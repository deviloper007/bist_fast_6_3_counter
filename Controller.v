==> flow/design.v <==
`timescale 1ns / 1ps
module Analyser(
input[2:0] sig,
input clk,
input reset,
output tr
    );
    reg[5:0] count = 6'b000000;
    reg[2:0] signature = 3'b010;
    always@(posedge clk)
    begin
    if(reset) count = 6'b000000;
    else count = count + 6'b000001 ;
    end
    assign tr = ((count == 6'b000111) && (sig == signature))?1'b1:1'b0;    
endmodule
`timescale 1ns / 1ps
module Controller(
input[5:0] in,
input tm,
input  clk,
input reset,
output tr
    );
    wire[5:0] w1, tv;
    wire[2:0] w2, sig;
    LFSR l1(.clk(clk), .reset(reset), .tv(tv));
    assign w1 = tm?tv:in;
    fast_6_3_counter cut(.reset(reset), .x(w1), .o(w2));
    MISR m1(.clk(clk), .reset(reset), .m(w2), .sig(sig));
    Analyser a1(.clk(clk), .reset(reset), .sig(sig), .tr(tr));
endmodule
`timescale 1ns / 1ps
module LFSR(
output [5:0] tv,
input clk,
input reset
    );
    wire res;
    assign res = (~tv[5])&(~tv[4])&(tv[3])&(~tv[2])&(~tv[1])&(~tv[0]);
    dff d5(.d(tv[4])        , .q(tv[5]), .clk(clk), .reset(reset|res));
    dff d4(.d(tv[3])        , .q(tv[4]), .clk(clk), .reset(reset|res));
    dff d3(.d(tv[2])        , .q(tv[3]), .clk(clk), .reset(reset|res));
    dff d2(.d(tv[1])        , .q(tv[2]), .clk(clk), .reset(reset|res));
    dff d1(.d((tv[5]^tv[0])), .q(tv[1]), .clk(clk), .reset(reset|res));
    dff d0(.d(tv[5])        , .q(tv[0]), .clk(clk), .reset(reset|res));
endmodule
`timescale 1ns / 1ps
module MISR(
input[2:0] m,
input clk,
input reset,
output [2:0] sig
    );
    dff d2(.d(m[2]^sig[1])       , .q(sig[2]),  .clk(clk), .reset(reset));
    dff d1(.d(m[1]^sig[0]^sig[2]), .q(sig[1]),  .clk(clk), .reset(reset));
    dff d0(.d(m[0]^sig[2])       , .q(sig[0]),  .clk(clk), .reset(reset));
endmodule
`timescale 1ns / 1ps
module fast_6_3_counter(
input[5:0] x,
input reset,
output[2:0] o
    );
    wire s, c1, c2;
    wire[2:0] h, i;
    three_bit_stacker m0(x[0], x[1], x[2], h[0], h[1], h[2]);
    three_bit_stacker m1(x[3], x[4], x[5], i[0], i[1], i[2]);
   wire[2:0] k;
   assign k[0] = h[2] & i[0];
   assign k[1] = h[1] & i[1];
   assign k[2] = h[0] & i[2];
    wire he, ie;
    assign he = (~h[0]) | (h[1] & ~h[2]);
    assign ie = (~i[0]) | (i[1] & ~i[2]);
    assign s = he ^ ie;
    assign c1 = ((h[1] | i[1] | (h[0] & i[0]) )&(~k[0] & ~k[1] & ~k[2])) | (h[2] & i[2]); 
    assign c2 = k[0] | k[1] | k[2];  
    assign o = reset?6'b000000:({c2, c1, s});  
endmodule
`timescale 1ns / 1ps
module dff(
input d,
input clk,
input reset,
output reg q
    );
    always@(posedge clk or posedge reset)
    begin
    if(reset) q<=1'b1;
    else q<=d;
    end
endmodule
`timescale 1ns / 1ps
module three_bit_stacker(
input i0,
input i1,
input i2,
output o0,
output o1,
output o2
    );
    assign o0 = i0 | i1 | i2;
    assign o1 = (i0&i1) | (i1&i2) | (i2&i0);
    assign o2 = i0 & i1 & i2;
endmodule
Tool chain data of Controller
What the tools print for Controller, step after step.
Lines are those of the file above, counted from 1.
Library cell names are shortened.
{ "inputs": {"design": "Controller", "clk_port": "clk", "library": "sky130hd", "pvt_corner": "tt_025C_1v80"} }

After elaboration
Source: Yosys, flattened and elaborated, memories not mapped. Widths are those after wreduce; folded enables and synchronous resets count as part of the registers. Registers that Yosys merges into a memory's read port (data or address) are not register bits. Print and check cells do not count. Equal cells are merged and count once.
{ "bits": {"register_bits": 15, "inputBits": 9, "output_inout_bits": 1, "elab_cells": 74} }
{ "op_classes": {"add_sub_neg": 1, "n_eq": 2, "n_mux": 3, "n_logic": 57, "reduce_and_logical": 1} }
{ "op_table": {"columns": ["op", "n"], "rows": [
  ["AND 1 bit", 23],
  ["bitwise OR 1 bit", 16],
  ["NOT 1 bit", 12],
  ["bitwise XOR 1 bit", 6],
  ["adder 6 x 1 -> 6 bit (second input constant)", 1],
  ["== test 6 x 3 -> 1 bit (second input constant)", 1],
  ["two-way mux 6 bit", 1],
  ["== test 3 x 2 -> 1 bit (second input constant)", 1],
  ["two-way mux 3 bit", 1],
  ["logical AND 1 bit", 1],
  ["two-way mux 1 bit", 1]
]} }

Depth
Longest topological path by Yosys (ltp), each cell counted once; first at word level (registers and memories cut), then after technology mapping (sequential cells cut; the memories' decode and read muxes count).
{ "depth": {"ltp_word": 13, "abc_area": 0, "ltp_mapped": 7, "depth_no_buf": 6} }

Netlist
Yosys stat after the flow's synthesis: flattened, memories mapped to cells. It holds for the ABC_AREA given above (unset counts as 0); a run with the other value may have another netlist.
Totals and module areas in this step are rounded.
{ "synth_totals": {"mapped_cells": 75, "mapped_area_um2": 785.8, "seq_area_um2": 356.6, "ff_cells": 15, "buf_cells": 2} }
{ "by_type": {"columns": ["cell", "n", "type_area_um2"], "rows": [
  ["dfstp_2", 9, 236.477],
  ["dfxtp_1", 6, 120.115],
  ["mux2_2", 5, 56.304],
  ["xor2_1", 5, 43.792],
  ["fa_1", 2, 40.038],
  ["xnor2_1", 4, 35.034],
  ["nor2_1", 9, 33.782],
  ["nand2_1", 7, 26.275],
  ["nor4_1", 3, 18.768],
  ["nand3_1", 3, 15.014],
  ["a31oi_1", 2, 12.512],
  ["ha_1", 1, 12.512],
  ["nand4_1", 2, 12.512],
  ["a211o_2", 1, 10.01],
  ["a21bo_2", 1, 10.01],
  ["a222oi_1", 1, 10.01],
  ["nor3_2", 1, 10.01],
  ["or4b_2", 1, 10.01]
]} }
Other cell types: 11; their cells: 12.
The figures by module come from a second, unflattened synthesis with its own total; it is not the netlist above.
{ "hier_totals": {"cells_unflattened": 79, "area_unflattened_um2": 828.3} }
Rows give one instance, submodules left out.
{ "modules": {"columns": ["module", "n_inst", "n_cells", "mod_area_um2", "mod_seq_area_um2"], "rows": [
  ["dff", 9, 2, 30.0, 26.3],
  ["Analyser", 1, 25, 244.0, 120.1],
  ["Controller", 1, 7, 101.3, 0.0],
  ["fast_6_3_counter", 1, 16, 96.3, 0.0],
  ["three_bit_stacker", 2, 3, 23.8, 0.0],
  ["MISR", 1, 3, 41.3, 0.0],
  ["LFSR", 1, 4, 27.5, 0.0]
]} }

Worst setup path after synthesis
Source: OpenSTA report_checks on the synthesized netlist (no wires, ideal clock, input and output delay 20% of the period each), path of least setup slack; recovery checks are left aside. Register names are those of the netlist, which keeps one name where synthesis merged equal registers.
{ "synth_timing": {"kind": "input port to flip-flop", "start": "in tm", "end": "reg m1.d1.q", "period_ns": 3.3, "in_delay_ns": 0.660, "setup_ns": 0.094, "t_first_pin_ns": 0.660, "arrival_time_ns": 2.321, "required_time_ns": 3.206, "slack_ns": 0.884, "path_delay_ns": 1.755, "driving_pins": 6, "path_buffers": 1, "period_less_setup_slack_ns": 2.416} }
"path_delay_ns" is the arrival time less input delay plus setup time.
"driving_pins" counts driving pins, that of a launching flip-flop among them; a cell with two outputs on the path counts twice.
"period_less_setup_slack_ns" = period - worst setup slack (recovery checks aside). The figure is calculated, with input and output delays left at 20% of the set period.
The rows between start and end are the longest chain of elaborated cells between them; the timing report does not say that the signal goes this way. Where chains are equally long, one stands for them.
A line is the first line of the expression or statement that the cell stems from. Yosys adds cells for indexed reads and writes and turns some case tables into memories.
{ "synth_between": {"cell_sequence": "buf_4 -> mux2_2 -> fa_1 -> a222oi_1 -> nor2_1 -> a311oi_1", "elab_chain_cells": 13, "cells_between": 34, "cone_classes": "mux (2); logic (32)"} }
{ "synth_lines": {"columns": ["element", "line", "source"], "rows": [
  ["start: declaration", 20, "input tm,"],
  ["two-way mux 6 bit", 28, "assign w1 = tm?tv:in;"],
  ["AND 1 bit", 104, "assign o1 = (i0&i1) | (i1&i2) | (i2&i0);"],
  ["bitwise OR 1 bit (2 in a row)", 104, null],
  ["AND 1 bit", 71, "assign k[1] = h[1] & i[1];"],
  ["NOT 1 bit", 77, "assign c1 = ((h[1] | i[1] | (h[0] & i[0]) )&(~k[0] & ~k[1] & ~k[2])) | (h[2] & i[2]);"],
  ["AND 1 bit (3 in a row)", 77, null],
  ["bitwise OR 1 bit", 77, null],
  ["two-way mux 3 bit", 79, "assign o = reset?6'b000000:({c2, c1, s});"],
  ["bitwise XOR 1 bit (2 in a row)", 56, "dff d1(.d(m[1]^sig[0]^sig[2]), .q(sig[1]),  .clk(clk), .reset(reset));"],
  ["end: assignment", 90, "if(reset) q<=1'b1;"],
  ["end: assignment", 91, "else q<=d;"],
  ["end: declaration", 86, "output reg q"]
]} }

Path in the finished layout
Path of least setup slack in the final report of run 1 (OpenROAD, finished layout, wires in). Where an end is a register, its clock arrival counts in the times.
{ "layout_timing": {"kind": "flip-flop to output port", "start": "reg m1.d1.q", "end": "out tr", "period_ns": 1.68, "output_delay_ns": 0.34, "t_first_pin_ns": 0.29, "arrival_time_ns": 1.59, "required_time_ns": 1.34, "slack_ns": -0.25, "driving_pins": 4, "path_buffers": 1} }
The rows between start and end are the longest chain of elaborated cells between them; the timing report does not say that the signal goes this way. Where chains are equally long, one stands for them.
{ "layout_between": {"cell_sequence": "dfstp_2 -> or4b_4 -> nor4_4 -> buf_2", "elab_chain_cells": 3, "cells_between": 3, "cone_lines": 1, "cone_classes": "eq/ne (1); mux (1); reduce/logical (1)"} }
{ "layout_lines": {"columns": ["element", "line", "source"], "rows": [
  ["start: declaration", 86, "output reg q"],
  ["start: assignment", 90, "if(reset) q<=1'b1;"],
  ["start: assignment", 91, "else q<=d;"],
  ["== test 3 x 2 -> 1 bit", 15, "assign tr = ((count == 6'b000111) && (sig == signature))?1'b1:1'b0;"],
  ["logical AND 1 bit", 15, null],
  ["two-way mux 1 bit", 15, null],
  ["end: declaration", 23, "output tr"]
]} }

--- measured runs ---
Stored flow runs of Controller (2 of them; Yosys, OpenROAD, sky130hd). They differ in their settings and are not a sequence. Constraints: input delay and output delay 20% of the set period each, output load 0.01 pF.
"clock period achieved" is the run's clock period less its worst setup slack. It is reckoned from that one timing run; input and output delays stay at 20% of the period that was set.
The measured numbers are rounded.

==> run 1: settings <==
{ "period_ns": 1.68, "CORE_UTILIZATION": 46, "SETUP_SLACK_MARGIN": 0.24, "PLACE_DENSITY": 0.89, "CORE_MARGIN": 7, "CELL_PAD_IN_SITES_GLOBAL_PLACEMENT": 2, "TNS_END_PERCENT": 60, "CAP_MARGIN": 25, "MAX_ROUTING_LAYER": "met5", "SLEW_MARGIN": 20 }
==> run 1: results <==
cell area after synthesis: 785.8 um^2
area of the die: 3061 um^2
standard-cell area after layout: 1101 um^2
worst setup slack after layout: -0.249 ns
worst hold slack: 0.454 ns
clock period achieved: 1.929 ns

==> run 2: settings <==
{ "period_ns": 2.89, "CORE_UTILIZATION": 70, "SETUP_SLACK_MARGIN": 0.1, "CORE_MARGIN": 2, "CELL_PAD_IN_SITES_DETAIL_PLACEMENT": 2, "ABC_AREA": 1, "CTS_CLUSTER_SIZE": 92, "CTS_CLUSTER_DIAMETER": 378, "CAP_MARGIN": 20, "SLEW_MARGIN": 20 }
==> run 2: results <==
incomplete, placement halted on DPL-0033
--- end ---
